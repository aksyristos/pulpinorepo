==> flow/design.v <==
`timescale 1ns / 1ps
module convolver #(
parameter n = 9'h01c,      
parameter k = 9'h003,      
parameter s = 1,           
parameter N = 8,          
parameter Q = 0           
)(
input clk,
input ce,
input global_rst,
input [N-1:0] activation,
input [(k*k)*N-1:0] weight1,
output[10 + N-1:0] conv_op,
output valid_conv,
output end_conv
);
wire [17:0] tmp [k*k+1:0];
wire [7:0] weight [0:k*k-1];
parameter  IDLE=0,  PIPE_FILL=1,  PROCESS_ROW=2,  ROW_WRAP=3,  DONE=4;
reg [2:0] state, next_state;
reg [$clog2(n):0] row_idx, col_idx, wrapc;
reg [$clog2(n):0] nrow, ncol, nwrap;
reg [7:0] count, ncount;
generate
	genvar l;
	for(l=0;l<k*k;l=l+1)
	begin
        assign weight [l][N-1:0] = weight1[N*l +: N]; 		
	end	
endgenerate
assign tmp[0] = 32'h0000000;
generate
genvar i;
  for(i = 0;i<k*k;i=i+1)
  begin: MAC
    if((i+1)%k ==0)                        
    begin
      if(i==k*k-1)                         
      begin
      (* use_dsp = "yes" *)                
      mac_manual #(.N(N),.Q(Q)) mac(       
        .clk(clk),                         
        .sclr(global_rst),                 
        .a(activation),                    
        .b(weight[i]),                     
        .c(tmp[i]),                        
        .p(conv_op)                        
        );
      end
      else
      begin
      wire [N-1:0] tmp2;
      (* use_dsp = "yes" *)                
      mac_manual #(.N(N),.Q(Q)) mac(                   
        .clk(clk), 
        .sclr(global_rst), 
        .a(activation), 
        .b(weight[i]), 
        .c(tmp[i]), 
        .p(tmp2) 
        );
      variable_shift_reg #(.WIDTH(10+N),.SIZE(n-k)) SR (
          .d(tmp2),                   
          .clk(clk),                  
          .rst(global_rst),           
          .out(tmp[i+1])              
          );
      end
    end
    else
    begin
    (* use_dsp = "yes" *)                
   mac_manual #(.N(N),.Q(Q)) mac2(                    
      .clk(clk), 
      .sclr(global_rst),
      .a(activation),
      .b(weight[i]),
      .c(tmp[i]), 
      .p(tmp[i+1])
      );
    end 
  end 
endgenerate
always @(posedge clk or posedge global_rst) begin
  if(global_rst) begin
    state <= IDLE;
    row_idx <= 0;
    col_idx <= 0;
    wrapc <= 0;
    count <= 0;
  end else begin
    state <= next_state;
    row_idx <= nrow;
    col_idx <= ncol;
    wrapc <= nwrap;
    count <= ncount;
  end
end
always @(*) begin
  next_state = state;
  nrow <= row_idx;
  ncol <= col_idx;
  nwrap <= wrapc;
  ncount <= count;
  case(state)
    IDLE: begin
      if (ce)
        next_state = PIPE_FILL;
    end
    PIPE_FILL: begin
      if (count > (k - 1) * n + k - 3 ) begin
        next_state = PROCESS_ROW;
        ncount <= 0;
      end else begin
        next_state = PIPE_FILL;
        ncount <= count + 1;
      end
    end
    PROCESS_ROW: begin
      if (col_idx == n-k) begin
        if (row_idx == n-k) begin    
            next_state = DONE;
            nrow <= 0;
            ncol <= 0;
        end else begin
            nrow <= row_idx + 1;
            next_state = ROW_WRAP;
            ncol <= 0;
        end
      end else begin
        next_state = PROCESS_ROW;
        ncol <= col_idx + 1;
      end
    end
    ROW_WRAP: begin
      if (wrapc == k-2) begin
        next_state = PROCESS_ROW;
        nwrap <= 0; 
      end else begin
        next_state = ROW_WRAP;
        nwrap <= wrapc + 1;
      end
    end
    DONE: begin
      next_state = IDLE; 
    end
  endcase
end
assign valid_conv = (state == PROCESS_ROW) && (row_idx % s == 0) && (col_idx % s == 0);
assign end_conv = (state == DONE);
endmodule
module mac_manual #(
	parameter N = 18,
    parameter Q = 12
    )(
    input clk,sclr,
    input [N-1:0] a,
    input [N-1:0] b,
    input [N-1:0] c,
    output [10+N-1:0] p
    );
reg [N-1:0] q,cq; 
always@(posedge clk,posedge sclr)
 begin
    if(sclr)
    begin
        q <= 0;
        cq <=0;
    end
    else begin
        q <= a*b;                    
        cq <= c;
    end
 end
 assign p = q + cq;
endmodule
`timescale 1ns / 1ps
module variable_shift_reg #(parameter WIDTH = 18, parameter SIZE = 3) (
input clk,
input rst,
input [WIDTH-1:0] d,
output [WIDTH-1:0] out
);
reg [WIDTH-1:0] sr [SIZE-1:0];
generate
genvar i;
for(i=0;i<SIZE;i=i+1)
begin
    always@(posedge clk or posedge rst)begin
        if(rst)begin
            sr[i] <= 'd0;
        end
        else if(i == 'd0)begin
                sr[i] <= d;
        end
        else begin
                sr[i] <= sr[i-1];
        end
     end
end
assign out = sr[SIZE-1];
endgenerate
endmodule
# Reports on convolver
# Tool output for the design above, in the order of the flow.
# Line numbers count from 1 in the design file above.
# Operators carry their Yosys type and port widths (W data, S select, Z words).
# Not given: n/a
dict set report inputs {
  top_module {convolver}
  clock_port {clk}
  library {sky130hd}
  pvt_corner {tt_025C_1v80}
}

# Elaborated design
# Counts by Yosys on the flattened word-level netlist (proc, flatten, opt, wreduce). Print and check cells are left out. Cells with the same type and inputs are merged into one.
dict set report bits {
  regBits 565
  output_inout_bits 20
  wordCells 116
}
dict set report classes {
  add_sub_neg 12
  n_mul 9
  compare 1
  mux 10
  reduce_and_logical 4
  n_eq 8
}
# operator count
set ops {}
lappend ops {{$mul A8 B8 Y8} 9}
lappend ops {{$add A8 B8 Y8} 7}
lappend ops {{$add A6 B1 Y6 const B} 3}
lappend ops {{$mux W6} 3}
lappend ops {{$pmux W3 S5} 1}
lappend ops {{$eq A6 B5 Y1 const B} 2}
lappend ops {{$add A8 B8 Y9} 1}
lappend ops {{$mux W3} 3}
lappend ops {{$add A8 B1 Y8 const B} 1}
lappend ops {{$gt A8 B6 Y1 const B} 1}
lappend ops {{$mux W8} 1}
lappend ops {{$eq A3 B2 Y1 const B} 2}
lappend ops {{$eq A6 B1 Y1 const B} 1}
lappend ops {{$reduce_bool A5 Y1} 1}
lappend ops {{$reduce_and A2 Y1} 2}
lappend ops {{$eq A3 B1 Y1 const B} 1}
lappend ops {{$eq A3 B3 Y1 const B} 1}
lappend ops {{$logic_not A3 Y1} 1}
lappend ops {{$ne A2 B2 Y1 const B} 1}
lappend ops {{$mux W2} 1}
lappend ops {{$mux W1} 1}

# Longest topological paths
# Depth = most cells in a row (Yosys ltp): at word level without a register or memory, in the mapped netlist without a sequential cell, where the memories' decode and read muxes count.
dict set report logic_depth {
  ltp_word 4
  ABC_AREA 0
  mapped_depth 17
  mapped_depth_nobuf 14
}

# After synthesis
# Source: synth_stat.txt of the flow (Yosys; design flattened, memories mapped). It holds for the ABC_AREA given above (unset counts as 0); a run with the other value may have another netlist.
# Totals and module areas in this step are rounded.
# type count type_area_um2
set by_type {}
lappend by_type {sky130_fd_sc_hd__dfrtp_1 566 1.42E+04}
lappend by_type {sky130_fd_sc_hd__ha_1 209 2.62E+03}
lappend by_type {sky130_fd_sc_hd__fa_1 116 2.32E+03}
lappend by_type {sky130_fd_sc_hd__xnor2_1 154 1.35E+03}
lappend by_type {sky130_fd_sc_hd__and2_1 203 1.27E+03}
lappend by_type {sky130_fd_sc_hd__inv_1 234 878.342}
lappend by_type {sky130_fd_sc_hd__nand2_1 151 566.794}
lappend by_type {sky130_fd_sc_hd__xor2_1 56 490.47}
lappend by_type {sky130_fd_sc_hd__a21o_1 36 270.259}
lappend by_type {sky130_fd_sc_hd__a21oi_1 38 190.182}
lappend by_type {sky130_fd_sc_hd__nor2_1 39 146.39}
lappend by_type {sky130_fd_sc_hd__o21ai_0 20 100.096}
lappend by_type {sky130_fd_sc_hd__clkbuf_1 23 86.333}
lappend by_type {sky130_fd_sc_hd__buf_4 10 75.072}
lappend by_type {sky130_fd_sc_hd__nand2b_1 12 75.072}
lappend by_type {sky130_fd_sc_hd__buf_2 14 70.067}
lappend by_type {sky130_fd_sc_hd__o41ai_1 8 70.067}
lappend by_type {sky130_fd_sc_hd__nor2b_1 10 62.56}
# Other cell types: 19; their cells: 42.
dict set report mapped {
  flip_flops 567
  cells 1941
  area_um2 25100
  seqArea_um2 14200
  n_buf 47
}
# The figures by module come from a second, unflattened synthesis with its own total; it is not the netlist above.
dict set report unflattened {
  cells_unflattened 2579
  area_unflattened_um2 38900
}
# Each row is one instance without its submodules.
# mod mod_area_um2 cells seq_area_um2 instances
set by_module {}
lappend by_module {{variable_shift_reg (WIDTH=18, SIZE=25)} 11300 451 11300 2}
lappend by_module {mac_manual 1650 170 400 9}
lappend by_module {convolver 1510 147 777 1}

# Path before layout
# Source: OpenSTA report_checks on the synthesized netlist (no wires, ideal clock, input and output delay 20% of the period each), path of least setup slack; recovery checks are left aside. Register names are those of the netlist, which keeps one name where synthesis merged equal registers.
dict set report synth_timing {
  path_kind {input port to flip-flop}
  start {input port activation[0]}
  end {register MAC[8].genblk1.genblk1.mac.q[7]}
  launch_ps 904
  tclk_ps 4520
  in_delay_ps 904
  delay_ps 3587
  stages 16
  setup_time_ps 80
  path_slack_ps 29
  arrival_ps 4411
  period_less_setup_slack_ps 4491
}
# "delay_ps" is the arrival time less input delay plus setup time.
# "stages": output pins that drive a net of the path, with the launching flip-flop's if there is one; two outputs of one cell count as two.
# "period_less_setup_slack_ps" is the clock period less the worst setup slack; recovery checks do not enter. This is arithmetic on one report: input and output delays are still those of the set period (20% each).
# The rows between start and end are the longest chain of elaborated cells between them; the timing report does not say that the signal goes this way. Where chains are equally long, one stands for them.
# Each line given opens the expression or statement behind the cell; cells for indexed reads and writes are added by Yosys, which also makes memories of some case tables.
dict set report synth_between {
  cell_sequence {sky130_fd_sc_hd__buf_2 -> sky130_fd_sc_hd__clkbuf_1 -> sky130_fd_sc_hd__clkbuf_1 -> sky130_fd_sc_hd__nand2_1 -> sky130_fd_sc_hd__fa_1 -> sky130_fd_sc_hd__fa_1 -> sky130_fd_sc_hd__inv_1 -> sky130_fd_sc_hd__ha_1 -> sky130_fd_sc_hd__inv_1 -> sky130_fd_sc_hd__fa_1 -> sky130_fd_sc_hd__inv_1 -> sky130_fd_sc_hd__ha_1 -> sky130_fd_sc_hd__a21o_1 -> sky130_fd_sc_hd__a21oi_1 -> sky130_fd_sc_hd__xnor2_1 -> sky130_fd_sc_hd__xnor2_1}
  elab_chain_cells 1
  cells_between 1
  lines_between 1
  classes_between {mul: 1}
}
# element line_no
set synth_rtl {}
lappend synth_rtl {{start: declaration} 12} ;# input [N-1:0] activation,
lappend synth_rtl {{$mul A8 B8 Y8} 172} ;# q <= a*b;
lappend synth_rtl {{end: assignment} 168} ;# q <= 0;
lappend synth_rtl {{end: assignment} 172}
lappend synth_rtl {{end: declaration} 163} ;# reg [N-1:0] q,cq;

# Path in the finished layout
# From the final timing report of entry A: the path of least setup slack in the routed layout; clock arrival at registers is part of the times.
# The path's times are printed in steps of 10 ps; the period is the one set.
dict set report layout_timing {
  path_kind {input port to flip-flop}
  start {input port activation[2]}
  end {register MAC[1].genblk1.mac2.q[7]}
  setup_time_ps 110
  tclk_ps 2890
  stages 13
  launch_ps 580
  arrival_ps 3700
  in_delay_ps 580
  path_slack_ps -350
}
# The rows between start and end are the longest chain of elaborated cells between them; the timing report does not say that the signal goes this way. Where chains are equally long, one stands for them.
dict set report layout_between {
  cell_sequence {sky130_fd_sc_hd__buf_16 -> sky130_fd_sc_hd__buf_16 -> sky130_fd_sc_hd__and2_4 -> sky130_fd_sc_hd__fa_2 -> sky130_fd_sc_hd__inv_2 -> sky130_fd_sc_hd__fa_1 -> sky130_fd_sc_hd__fa_1 -> sky130_fd_sc_hd__fa_2 -> sky130_fd_sc_hd__inv_2 -> sky130_fd_sc_hd__ha_4 -> sky130_fd_sc_hd__a21oi_2 -> sky130_fd_sc_hd__xnor2_1 -> sky130_fd_sc_hd__xnor2_1}
  elab_chain_cells 1
  cells_between 1
  lines_between 1
  classes_between {mul: 1}
}
# element line_no
set layout_rtl {}
lappend layout_rtl {{start: declaration} 12} ;# input [N-1:0] activation,
lappend layout_rtl {{$mul A8 B8 Y8} 172} ;# q <= a*b;
lappend layout_rtl {{end: assignment} 168} ;# q <= 0;
lappend layout_rtl {{end: assignment} 172}
lappend layout_rtl {{end: declaration} 163} ;# reg [N-1:0] q,cq;

Subject: flow runs of convolver

Hi,

Design convolver on sky130hd. What follows are 2 stored runs of the flow, each under its own settings; their order means nothing. The constraints put input and output delay at 20% of the set period each and load the outputs with 0.01 pF.
"achieved_clock_period_ps" = clock period - worst setup slack. The figure is calculated, with input and output delays left at 20% of the set period.
"worst_setup_path_time_ps" = time allowed to the worst setup path (clock period - input delay - output delay, where it has them) - its slack; a late launch clock adds to it, a late capture clock takes from it.
By "total_power_uw" is meant OpenSTA's value without simulated activity: inputs other than the clock are taken to toggle once in ten clock periods, and the tool carries that through the logic.
"worst_setup_path_time_ps" is given in steps of 10 ps.
Values from the reports are rounded here.

[flow] entry A: files
==> flow/run.sh <==
#!/bin/bash
# the make line also repeats the synthesis and layout settings of config.mk as NAME=value (left out here)
make -C /OpenROAD-flow-scripts/flow DESIGN_CONFIG=/design/flow/config.mk WORK_HOME=/design/flow/orfs CLKGATE_MAP_FILE= finish
==> flow/config.mk <==
export PLATFORM = sky130hd
export DESIGN_NAME = convolver
export DESIGN_NICKNAME = convolver
export VERILOG_FILES = /design/flow/design.v
export SDC_FILE = /design/flow/constraint.sdc
export NUM_CORES = 4
export LEC_CHECK = 0
export CAP_MARGIN = 20
export CORE_ASPECT_RATIO = 1.6
export CORE_MARGIN = 10
export CORE_UTILIZATION = 55
export CTS_CLUSTER_DIAMETER = 200
export MIN_ROUTING_LAYER = met2
export PLACE_DENSITY_LB_ADDON = 0.06
export SLEW_MARGIN = 40
export TNS_END_PERCENT = 80
==> flow/constraint.sdc <==
create_clock -name core_clock -period 2.89 [get_ports {clk}]
set_input_delay 0.5780 -clock core_clock [delete_from_list [all_inputs] [get_ports {clk}]]
set_output_delay 0.5780 -clock core_clock [all_outputs]
set_load 0.01 [all_outputs]

[flow] entry A: metrics
[metrics] synth_chip_area_um2 = 25100
[metrics] final_die_area_um2 = 54900
[metrics] stdcell_area_um2 = 31700
[metrics] utilization_frac = 0.696
[metrics] ws_setup_ps = -354
[metrics] fin_tns_ps = -3020
[metrics] timing.hold.ws_ps = 315
[metrics] total_power_uw = 28300
[metrics] achieved_clock_period_ps = 3244
[metrics] worst_setup_path_time_ps = 2670
[metrics] worstPathKind = input port to flip-flop

[flow] entry B: files
==> flow/run.sh <==
#!/bin/bash
# the make line also repeats the synthesis and layout settings of config.mk as NAME=value (left out here)
make -C /OpenROAD-flow-scripts/flow DESIGN_CONFIG=/design/flow/config.mk WORK_HOME=/design/flow/orfs CLKGATE_MAP_FILE= finish
==> flow/config.mk <==
export PLATFORM = sky130hd
export DESIGN_NAME = convolver
export DESIGN_NICKNAME = convolver
export VERILOG_FILES = /design/flow/design.v
export SDC_FILE = /design/flow/constraint.sdc
export NUM_CORES = 4
export LEC_CHECK = 0
export CAP_MARGIN = 20
export CORE_MARGIN = 2
export CORE_UTILIZATION = 40
export SLEW_MARGIN = 20
==> flow/constraint.sdc <==
create_clock -name core_clock -period 3.39 [get_ports {clk}]
set_input_delay 0.6780 -clock core_clock [delete_from_list [all_inputs] [get_ports {clk}]]
set_output_delay 0.6780 -clock core_clock [all_outputs]
set_load 0.01 [all_outputs]

[flow] entry B: metrics
[metrics] synth_chip_area_um2 = 25100
[metrics] final_die_area_um2 = 64800
[metrics] stdcell_area_um2 = 30900
[metrics] utilization_frac = 0.499
[metrics] ws_setup_ps = 101
[metrics] fin_tns_ps = 0
[metrics] timing.hold.ws_ps = 334
[metrics] total_power_uw = 23900
[metrics] achieved_clock_period_ps = 3289
[metrics] worst_setup_path_time_ps = 2610
[metrics] worstPathKind = input port to flip-flop

Regards
