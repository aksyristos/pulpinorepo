==> flow/design.v <==
module control_unit(
    input  logic            CLK,
    input  logic            RESETn,
    input  logic            wr_n,
    input  logic            display,
    input  logic            clc,
    input  logic            shift,
    input  logic            shift_out,
    input  logic            addr_increment,
    output logic            WRITEn,
    output logic      [4:0] counter,
    output logic     [10:0] ADDR
    );
    enum {RESET,CALC,DISPLAY} next_state,curr_state;
    logic [10:0] next_address,curr_address;
    logic [4:0] next_counter,curr_counter;
    always_ff @(posedge CLK, negedge RESETn)
    begin
        if(~RESETn)
            begin
            curr_state   <= RESET;
            curr_address <= 11'b0;
            curr_counter <= 5'b0;
            end
        else
            begin
            curr_state   <= next_state;
            curr_address <= next_address;
            curr_counter <= next_counter;
            end
    end
    always_comb begin
       WRITEn = 1'b1;
       next_address = curr_address;
       next_counter = curr_counter;
       next_state =curr_state;
       case (curr_state)          
           RESET:begin
                 WRITEn = 1'b0;
                 next_address = curr_address + 1;
               if (curr_address == 338)begin
                        next_state = CALC;
                        next_address = 11'b0;
                    end
                 end      
           CALC:begin
                   WRITEn = wr_n;
                      if(~wr_n)begin
                         next_address = curr_address + 1;
                      end
                      else if(shift)begin
                         next_counter = curr_counter + 1;
                         if(curr_counter == 5'b11100)begin
                         next_counter = 5'b00001;
                         end
                      end 
                      else if(display)begin
                         next_address = 11'b0;
                         next_state = DISPLAY;
                         next_counter = 5'b0;
                      end
                   end       
           DISPLAY:begin
                      WRITEn = 1'b1;
                      if(addr_increment)begin
                         next_address = curr_address + 1;
                      end
                      else if(clc)begin
                         next_address = 11'b0;
                         next_state = CALC;
                      end
                   end     
       endcase
    end
    assign counter = curr_counter;
    assign ADDR    = curr_address;
endmodule
Tool chain data of control_unit
Tool output for the design above, in the order of the flow. Lines are those of the file above, counted from 1. Operators: Yosys type, input widths -> output width; for muxes data width and select width s. Cell names lack the library's common part. The mark - stands for no value.

Design top: control_unit. Clock port: CLK. Library: sky130hd. Library corner: tt_025C_1v80.

Word-level counts
Yosys after proc, flatten, opt, wreduce and memory -nomap, before mapping. Memory bits, and registers merged into a memory's read port (data or address), are not among the register bits. Print and check cells are not counted. Equal cells are merged and count once.

Flip-flop bits (word level): 48. Under bits of input ports stands 8. For output and inout port bits the number is 17. The entry for cells after elaboration reads 42.

$add $sub $neg: 2. The entry for eq/ne operators reads 13. The entry for mux-type cells reads 18. The figure for reduce/logical cells is 6.

Operators by type and width (number): $mux 32 (6); $pmux 32 s3 (1); $mux 11 (6); $pmux 11 s3 (1); $eq 32x1->1 const B (1); $eq 32x2->1 const B (1); $logic_not 32->1 (1); $mux 5 (3); $ne 2x2->1 const B (6); $add 11x1->11 const B (1); $eq 11x9->1 const B (1); $ne 3x3->1 const B (3); $reduce_and 7->1 (1); $add 5x1->5 const B (1); $eq 5x5->1 const B (1); $reduce_and 4->1 (1); $reduce_and 3->1 (1); $reduce_bool 3->1 (1); $reduce_bool 2->1 (1); $pmux 1 s2 (1).

Longest topological paths
Depth = most cells in a row (Yosys ltp): at word level without a register or memory, in the mapped netlist without a sequential cell, where the memories' decode and read muxes count.

For word-level depth the number is 4. For ABC_AREA the number is 0. For gate-level depth with buffers the number is 7. Under gate-level depth less buffers stands 6.

Synthesis result
Source: synth_stat.txt of the flow (Yosys; design flattened, memories mapped). It holds for the ABC_AREA given above (unset counts as 0); a run with the other value may have another netlist.

Cell types (number): dfrtp_1 (18); a21oi_1 (11); o31ai_1 (7); ha_1 (4); or4_1 (6); nand3_1 (8); o21ai_0 (8); nand2_1 (10); inv_1 (8); dfstp_2 (1); nand4_1 (4); buf_6 (2); or3_1 (3); nor4b_1 (2); xor2_1 (2); o211ai_1 (2); and2_1 (2); nand2b_1 (2).

Not listed: further types 16, cells in them 18.

Under mapped cells stands 118. The figure for chip area (Yosys) is 1096.1 µm². Under area of sequential cells stands 476.7 µm². Under flip-flops stands 19.

Timing after synthesis
Source: OpenSTA report_checks on the synthesized netlist (no wires, ideal clock, input and output delay 20% of the period each), path of least setup slack; recovery checks are left aside. Register names are those of the netlist, which keeps one name where synthesis merged equal registers.

Path kind: reg-to-reg. Start: reg curr_state. End: reg curr_address[8]. The entry for period reads 1.8 ns. The figure for setup time is 0.078 ns. The figure for launch time at the first pin is 0.000 ns. Under arrival time stands 1.710 ns. For data required time the number is 1.722 ns. The entry for slack reads 0.013 ns. Delay of the path: 1.788 ns. Under driving pins on the path stands 7. Under synthesis period reached stands 1.787 ns.

"delay of the path" is the arrival time less input delay plus setup time. "driving pins on the path": output pins that drive a net of the path, with the launching flip-flop's if there is one; two outputs of one cell count as two. "synthesis period reached" is the clock period less the worst setup slack; recovery checks do not enter. This is arithmetic on one report: input and output delays are still those of the set period (20% each). Where an end lacks its bit number, it is one bit of the signal, or one of the new flip-flops if synthesis recoded a state register.

Cells stage by stage: dfrtp_1 > and2_1 > buf_6 > a211o_1 > buf_6 > or4_1 > a21oi_1.

RTL lines, path post-synthesis: from (decl) (RTL line 14) `enum {RESET,CALC,DISPLAY} next_state,curr_state;`; from (assign) (RTL line 21) `curr_state   <= RESET;`; from (assign) (RTL line 27) `curr_state   <= next_state;`; to (assign) (RTL line 22) `curr_address <= 11'b0;`; to (assign) (RTL line 28) `curr_address <= next_address;`; to (decl) (RTL line 15) `logic [10:0] next_address,curr_address;`.

Chain of elaborated cells between the ends: none given.

Path in the finished layout
From the final timing report of flow run 1: the path of least setup slack in the routed layout; clock arrival at registers is part of the times.

Path kind: input-to-output. Start: in wr_n. End: out WRITEn. The entry for period reads 3.65 ns. The entry for external input delay reads 0.73 ns. For output delay the number is 0.73 ns. The figure for launch time at the first pin is 0.73 ns. Under arrival time stands 1.97 ns. For data required time the number is 2.92 ns. The entry for slack reads 0.95 ns. Under driving pins on the path stands 4.

Between the ends stands the longest chain of elaborated cells between them, by number of cells; it is not shown to be the way that was timed. Of several equally long chains one is given. Each line given opens the expression or statement behind the cell; cells for indexed reads and writes are added by Yosys, which also makes memories of some case tables.

Cells stage by stage: clkdlybuf4s50_1 > nor2b_1 > a21oi_1 > clkdlybuf4s50_1. The figure for length of the longest elaborated chain is 1. Under elaborated cells between the ends (all ways) stands 1. Under source lines of those cells stands 1. Those cells by class: 1 x mux.

RTL lines, path post-layout: from (decl) (RTL line 4) `input  logic            wr_n,`; $pmux 1 s2 (RTL line 37) `case (curr_state)`; to (decl) (RTL line 10) `output logic            WRITEn,`.

Appendix: measured runs

Settings and measured results of 2 stored flow runs for module control_unit (sky130hd), not sorted in any way. The constraints put input and output delay at 20% of the set period each and load the outputs with 0.01 pF. "worst path time" is the time allowed to the run's worst setup path (the clock period less input and output delay, where it has them) less its slack. Clock arrival times count: a late capture clock shortens it, a late launch clock lengthens it. By "overall power" is meant OpenSTA's value without simulated activity: inputs other than the clock are taken to toggle once in ten clock periods, and the tool carries that through the logic.

Files of flow run 1:
==> flow/run.sh <==
#!/bin/bash
# the make line also repeats the synthesis and layout settings of config.mk as NAME=value (left out here)
make -C /OpenROAD-flow-scripts/flow DESIGN_CONFIG=/design/flow/config.mk WORK_HOME=/design/flow/orfs CLKGATE_MAP_FILE= finish
==> flow/config.mk <==
export PLATFORM = sky130hd
export DESIGN_NAME = control_unit
export DESIGN_NICKNAME = control_unit
export VERILOG_FILES = /design/flow/design.v
export SDC_FILE = /design/flow/constraint.sdc
export NUM_CORES = 4
export LEC_CHECK = 0
export CAP_MARGIN = 5
export CELL_PAD_IN_SITES_GLOBAL_PLACEMENT = 1
export CORE_ASPECT_RATIO = 1.51
export CORE_MARGIN = 3
export CORE_UTILIZATION = 50
export CTS_CLUSTER_SIZE = 21
export GPL_ROUTABILITY_DRIVEN = 1
export PLACE_DENSITY = 0.52
export SETUP_SLACK_MARGIN = 0.33
export SLEW_MARGIN = 40
==> flow/constraint.sdc <==
create_clock -name core_clock -period 3.65 [get_ports {CLK}]
set_input_delay 0.7300 -clock core_clock [delete_from_list [all_inputs] [get_ports {CLK}]]
set_output_delay 0.7300 -clock core_clock [all_outputs]
set_load 0.01 [all_outputs]

Results of flow run 1. The cell area after synthesis stands at 1096.1 µm². The area of the die stands at 2801.9 µm². The measured area of the standard cells in the finished layout is 1345.0 µm². For the utilization after routing the run shows 65.5%. The smallest setup slack comes to 0.947 ns. The measured total negative setup slack is 0.000 ns. The overall power comes to 0.7395 mW. The worst path time stands at 1.24 ns. Worst setup path kind: input-to-output.

Files of flow run 2:
==> flow/run.sh <==
#!/bin/bash
# the make line also repeats the synthesis and layout settings of config.mk as NAME=value (left out here)
make -C /OpenROAD-flow-scripts/flow DESIGN_CONFIG=/design/flow/config.mk WORK_HOME=/design/flow/orfs CLKGATE_MAP_FILE= finish
==> flow/config.mk <==
export PLATFORM = sky130hd
export DESIGN_NAME = control_unit
export DESIGN_NICKNAME = control_unit
export VERILOG_FILES = /design/flow/design.v
export SDC_FILE = /design/flow/constraint.sdc
export NUM_CORES = 4
export LEC_CHECK = 0
export CAP_MARGIN = 0
export CELL_PAD_IN_SITES_DETAIL_PLACEMENT = 0
export CELL_PAD_IN_SITES_GLOBAL_PLACEMENT = 3
export CORE_MARGIN = 4
export CORE_UTILIZATION = 71
export CTS_CLUSTER_SIZE = 69
export GPL_ROUTABILITY_DRIVEN = 1
export MIN_ROUTING_LAYER = met1
export PLACE_DENSITY = 0.58
export SETUP_SLACK_MARGIN = 0.7
export SLEW_MARGIN = 20
export TNS_END_PERCENT = 15
==> flow/constraint.sdc <==
create_clock -name core_clock -period 2.44 [get_ports {CLK}]
set_input_delay 0.4880 -clock core_clock [delete_from_list [all_inputs] [get_ports {CLK}]]
set_output_delay 0.4880 -clock core_clock [all_outputs]
set_load 0.01 [all_outputs]

Outcome of flow run 2: unfinished; error GPL-0301 in placement.
