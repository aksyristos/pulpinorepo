==> flow/design.v <==
module kernel(
    input  logic            CLK,
    input  logic            RESETn,
    input  logic            shift,
    input  logic     [7:0]  wa,wb,wc, wd,we,wf, wg,wh,wi, in_a, in_b, in_c,
    output logic     [15:0] out_val        
    );
    logic [7:0] d_0,q_0, d_1,q_1, d_2,q_2, d_3,q_3, d_4,q_4, d_5,q_5;
    logic [17:0] n0,n1,n2;
    logic [18:0] n3;
    logic [19:0] n4;
    always_ff @(posedge CLK, negedge RESETn)
    begin
        if(~RESETn)
            begin
            q_0  <= 8'b0;
            q_1  <= 8'b0;
            q_2  <= 8'b0;
            q_3  <= 8'b0;
            q_4  <= 8'b0;
            q_5  <= 8'b0;
            end
        else
            begin
            q_0  <= d_0;
            q_1  <= d_1;
            q_2  <= d_2;
            q_3  <= d_3;
            q_4  <= d_4;
            q_5  <= d_5;
            end
    end
    always_comb begin
       d_0 = q_0;
       d_1 = q_1;
       d_2 = q_2;
       d_3 = q_3;
       d_4 = q_4;
       d_5 = q_5;
       if (shift == 1'b1)
       begin
           d_0 = in_a;
           d_1 = q_0;
           d_2 = in_b;
           d_3 = q_2;
           d_4 = in_c;
           d_5 = q_4;
       end
    end
    always_comb begin
       n0 = wc*in_a + wb*q_0 + wa*q_1;
       n1 = wf*in_b + we*q_2 + wd*q_3;
       n2 = wi*in_c + wh*q_4 + wg*q_5;
    end
    assign n3 = n0 +n1;
    assign n4 = n3 +n2;
    assign out_val = n4[19:4];
endmodule
## Tool chain data of kernel

Tool output for the design above, in the order of the flow.
Line numbers count from 1 in the design file above.
Operators: Yosys type, input widths -> output width; for muxes data width and select width s.
Library cell names are shortened.
A cell with n/a has no value.

| set-up | value |
|---|---|
| top | kernel |
| clock port | CLK |
| cell library | sky130hd |
| corner | tt_025C_1v80 |

## Elaborated design

Source: Yosys, flattened and elaborated, memories not mapped. Widths are those after wreduce; folded enables and synchronous resets count as part of the registers. Registers that Yosys merges into a memory's read port (data or address) are not register bits. Print and check cells do not count. Equal cells are merged and count once.

| bit counts | value |
|---|---|
| register bits | 48 |
| word-level cells | 23 |
| bits of input ports | 99 |
| output and inout port bits | 16 |

| operators by class | value |
|---|---|
| $add $sub $neg | 8 |
| multiply operators | 9 |

Operator list:

| operator | number |
|---|---|
| $mul 8x8->16 | 9 |
| $add 17x16->18 | 3 |
| $add 16x16->17 | 3 |
| $add 19x18->20 | 1 |
| $add 18x18->19 | 1 |

## Depth

Depth = most cells in a row (Yosys ltp): at word level without a register or memory, in the mapped netlist without a sequential cell, where the memories' decode and read muxes count.

| logic depth | value |
|---|---|
| depth after elaboration | 5 |
| ABC_AREA | 0 |
| gate-level depth with buffers | 28 |
| gate-level depth less buffers | 27 |

## Netlist

Yosys stat after the flow's synthesis: flattened, memories mapped to cells. It holds for the ABC_AREA given above (unset counts as 0); a run with the other value may have another netlist.

Cell types:

| type | number | area in all (um^2) |
|---|---|---|
| fa_1 | 542 | 1.09E+04 |
| ha_1 | 255 | 3190.56 |
| inv_1 | 669 | 2.51E+03 |
| and2_1 | 394 | 2.46E+03 |
| dfrtp_1 | 48 | 1.2E+03 |
| nand2_1 | 194 | 728.198 |
| mux2_2 | 48 | 540.518 |
| xnor2_1 | 13 | 113.859 |
| clkbuf_1 | 26 | 97.594 |
| a21oi_1 | 17 | 85.082 |
| o21ai_0 | 8 | 40.038 |
| a21o_1 | 3 | 22.522 |
| o311a_4 | 1 | 21.27 |
| and3_1 | 3 | 18.768 |
| xor2_1 | 2 | 17.517 |
| a2111oi_2 | 1 | 15.014 |
| a21boi_0 | 2 | 15.014 |
| buf_2 | 3 | 15.014 |

Other cell types: 22; their cells: 24.

| synthesis totals | value |
|---|---|
| cell area after synthesis | 22141.2 um^2 |
| buffer cells | 29 |
| mapped cells | 2253 |
| sequential part of the area | 1201.2 um^2 |
| mapped flip-flops | 48 |

## Path before layout

OpenSTA on the mapped netlist: ideal clock, no wires. The path of least setup slack (recovery checks aside). Input and output delay are each 20% of the period. Register names are those of the netlist, which keeps one name where synthesis merged equal registers.

| timing path after synthesis | value |
|---|---|
| kind | input to output |
| start | input in_c[1] |
| end | output out_val[14] |
| clock period | 11.0 ns |
| required time | 8.800 ns |
| path delay | 6.823 ns |
| slack | -0.223 ns |
| external input delay | 2.200 ns |
| external output delay | 2.200 ns |
| path buffers | 1 |
| arrival time | 9.023 ns |
| stages | 23 |
| launch time at the first pin | 2.200 ns |
| period reached after synthesis | 11.223 ns |

"path delay" is the arrival time less input delay plus setup time.
At an output port there is no setup time.
"stages": output pins that drive a net of the path, with the launching flip-flop's if there is one; two outputs of one cell count as two.
"period reached after synthesis" is the clock period less the worst setup slack; recovery checks do not enter. This is arithmetic on one report: input and output delays are still those of the set period (20% each).
Between the ends stands the longest chain of elaborated cells between them, by number of cells; it is not shown to be the way that was timed. Of several equally long chains one is given.
A line is the first line of the expression or statement that the cell stems from. Yosys adds cells for indexed reads and writes and turns some case tables into memories.

| on the way, after synthesis | value |
|---|---|
| cell sequence | clkbuf_1 nand2_1 fa_1 inv_1 fa_1 fa_1 fa_1 inv_1 fa_1 inv_1 fa_1 fa_1 inv_1 fa_1 inv_1 fa_1 fa_1 ha_1 o21a_1 o211ai_1 a211oi_2 o31ai_1 mux2i_1 |
| cells in the longest elaborated chain | 4 |
| elaborated cells on any way between the ends | 4 |
| RTL lines with such cells | 2 |
| those cells by class | add/sub: 3; mul: 1 |

Ends and longest elaborated chain, after synthesis:

| item | line | source |
|---|---|---|
| start, declared | 5 | `input  logic     [7:0]  wa,wb,wc, wd,we,wf, wg,wh,wi, in_a, in_b, in_c,` |
| $mul 8x8->16 | 53 | `n2 = wi*in_c + wh*q_4 + wg*q_5;` |
| $add 16x16->17 | 53 |  |
| $add 17x16->18 | 53 |  |
| $add 19x18->20 | 56 | `assign n4 = n3 +n2;` |
| end, declared | 6 | `output logic     [15:0] out_val` |

## Worst path after layout

From the final timing report of entry A: the path of least setup slack in the routed layout; clock arrival at registers is part of the times.

| timing path after layout | value |
|---|---|
| kind | input to output |
| start | input wb[4] |
| end | output out_val[14] |
| stages | 25 |
| external output delay | 2.42 ns |
| required time | 9.68 ns |
| path buffers | 4 |
| slack | -0.01 ns |
| clock period | 12.1 ns |
| launch time at the first pin | 2.42 ns |
| external input delay | 2.42 ns |
| arrival time | 9.69 ns |

Between the ends stands the longest chain of elaborated cells between them, by number of cells; it is not shown to be the way that was timed. Of several equally long chains one is given.

| on the way, after layout | value |
|---|---|
| cell sequence | buf_8 buf_6 and2_4 fa_1 fa_1 fa_1 fa_1 inv_2 fa_1 fa_1 inv_2 fa_1 inv_2 fa_1 inv_2 fa_1 fa_1 ha_4 o21a_1 o211ai_1 a211oi_2 buf_6 o31ai_4 mux2i_1 buf_2 |
| cells in the longest elaborated chain | 5 |
| elaborated cells on any way between the ends | 5 |
| RTL lines with such cells | 3 |
| those cells by class | add/sub: 4; mul: 1 |

Ends and longest elaborated chain, after layout:

| item | line | source |
|---|---|---|
| start, declared | 5 | `input  logic     [7:0]  wa,wb,wc, wd,we,wf, wg,wh,wi, in_a, in_b, in_c,` |
| $mul 8x8->16 | 51 | `n0 = wc*in_a + wb*q_0 + wa*q_1;` |
| $add 16x16->17 | 51 |  |
| $add 17x16->18 | 51 |  |
| $add 18x18->19 | 55 | `assign n3 = n0 +n1;` |
| $add 19x18->20 | 56 | `assign n4 = n3 +n2;` |
| end, declared | 6 | `output logic     [15:0] out_val` |

Flow measurements of kernel on sky130hd: 2 stored runs with different settings, listed in no order. Input and output delays are each 20% of the period that was set; the output load is 0.01 pF.
"period reached" = clock period - worst setup slack. The figure is calculated, with input and output delays left at 20% of the set period.
By "time used up by the worst setup path" is meant the share of the clock period that the worst setup path is allowed (20% is reserved at inputs, 20% at outputs), minus its slack. Clock arrival times at its registers enter into it.

#### Entry A

| setting | value |
|---|---|
| period_ns | `12.1` |
| CORE_UTILIZATION | `60` |
| CAP_MARGIN | `20` |
| CORE_MARGIN | `2` |
| SLEW_MARGIN | `20` |

| result | value |
|---|---|
| cell area after synthesis | 22141.2 um^2 |
| overall die area | 38455.2 um^2 |
| standard-cell area after layout | 25897.3 um^2 |
| utilization | 71.1 % |
| setup slack of the worst path | -0.014 ns |
| setup TNS | -0.014 ns |
| lowest hold slack | 0.740 ns |
| period reached | 12.114 ns |
| time used up by the worst setup path | 7.27 ns |
| kind of the worst setup path | input to output |

#### Entry B

| setting | value |
|---|---|
| period_ns | `16.8` |
| CORE_UTILIZATION | `28` |
| SETUP_SLACK_MARGIN | `2.01` |
| CELL_PAD_IN_SITES_GLOBAL_PLACEMENT | `2` |
| CTS_CLUSTER_SIZE | `28` |
| SLEW_MARGIN | `0` |
| MIN_ROUTING_LAYER | `met2` |
| CAP_MARGIN | `20` |
| CORE_MARGIN | `2` |

| result | value |
|---|---|
| cell area after synthesis | 22141.2 um^2 |
| overall die area | 81341.9 um^2 |
| standard-cell area after layout | 24767.5 um^2 |
| utilization | 31.5 % |
| setup slack of the worst path | 2.160 ns |
| setup TNS | 0.000 ns |
| lowest hold slack | 0.695 ns |
| period reached | 14.640 ns |
| time used up by the worst setup path | 7.92 ns |
| kind of the worst setup path | input to output |
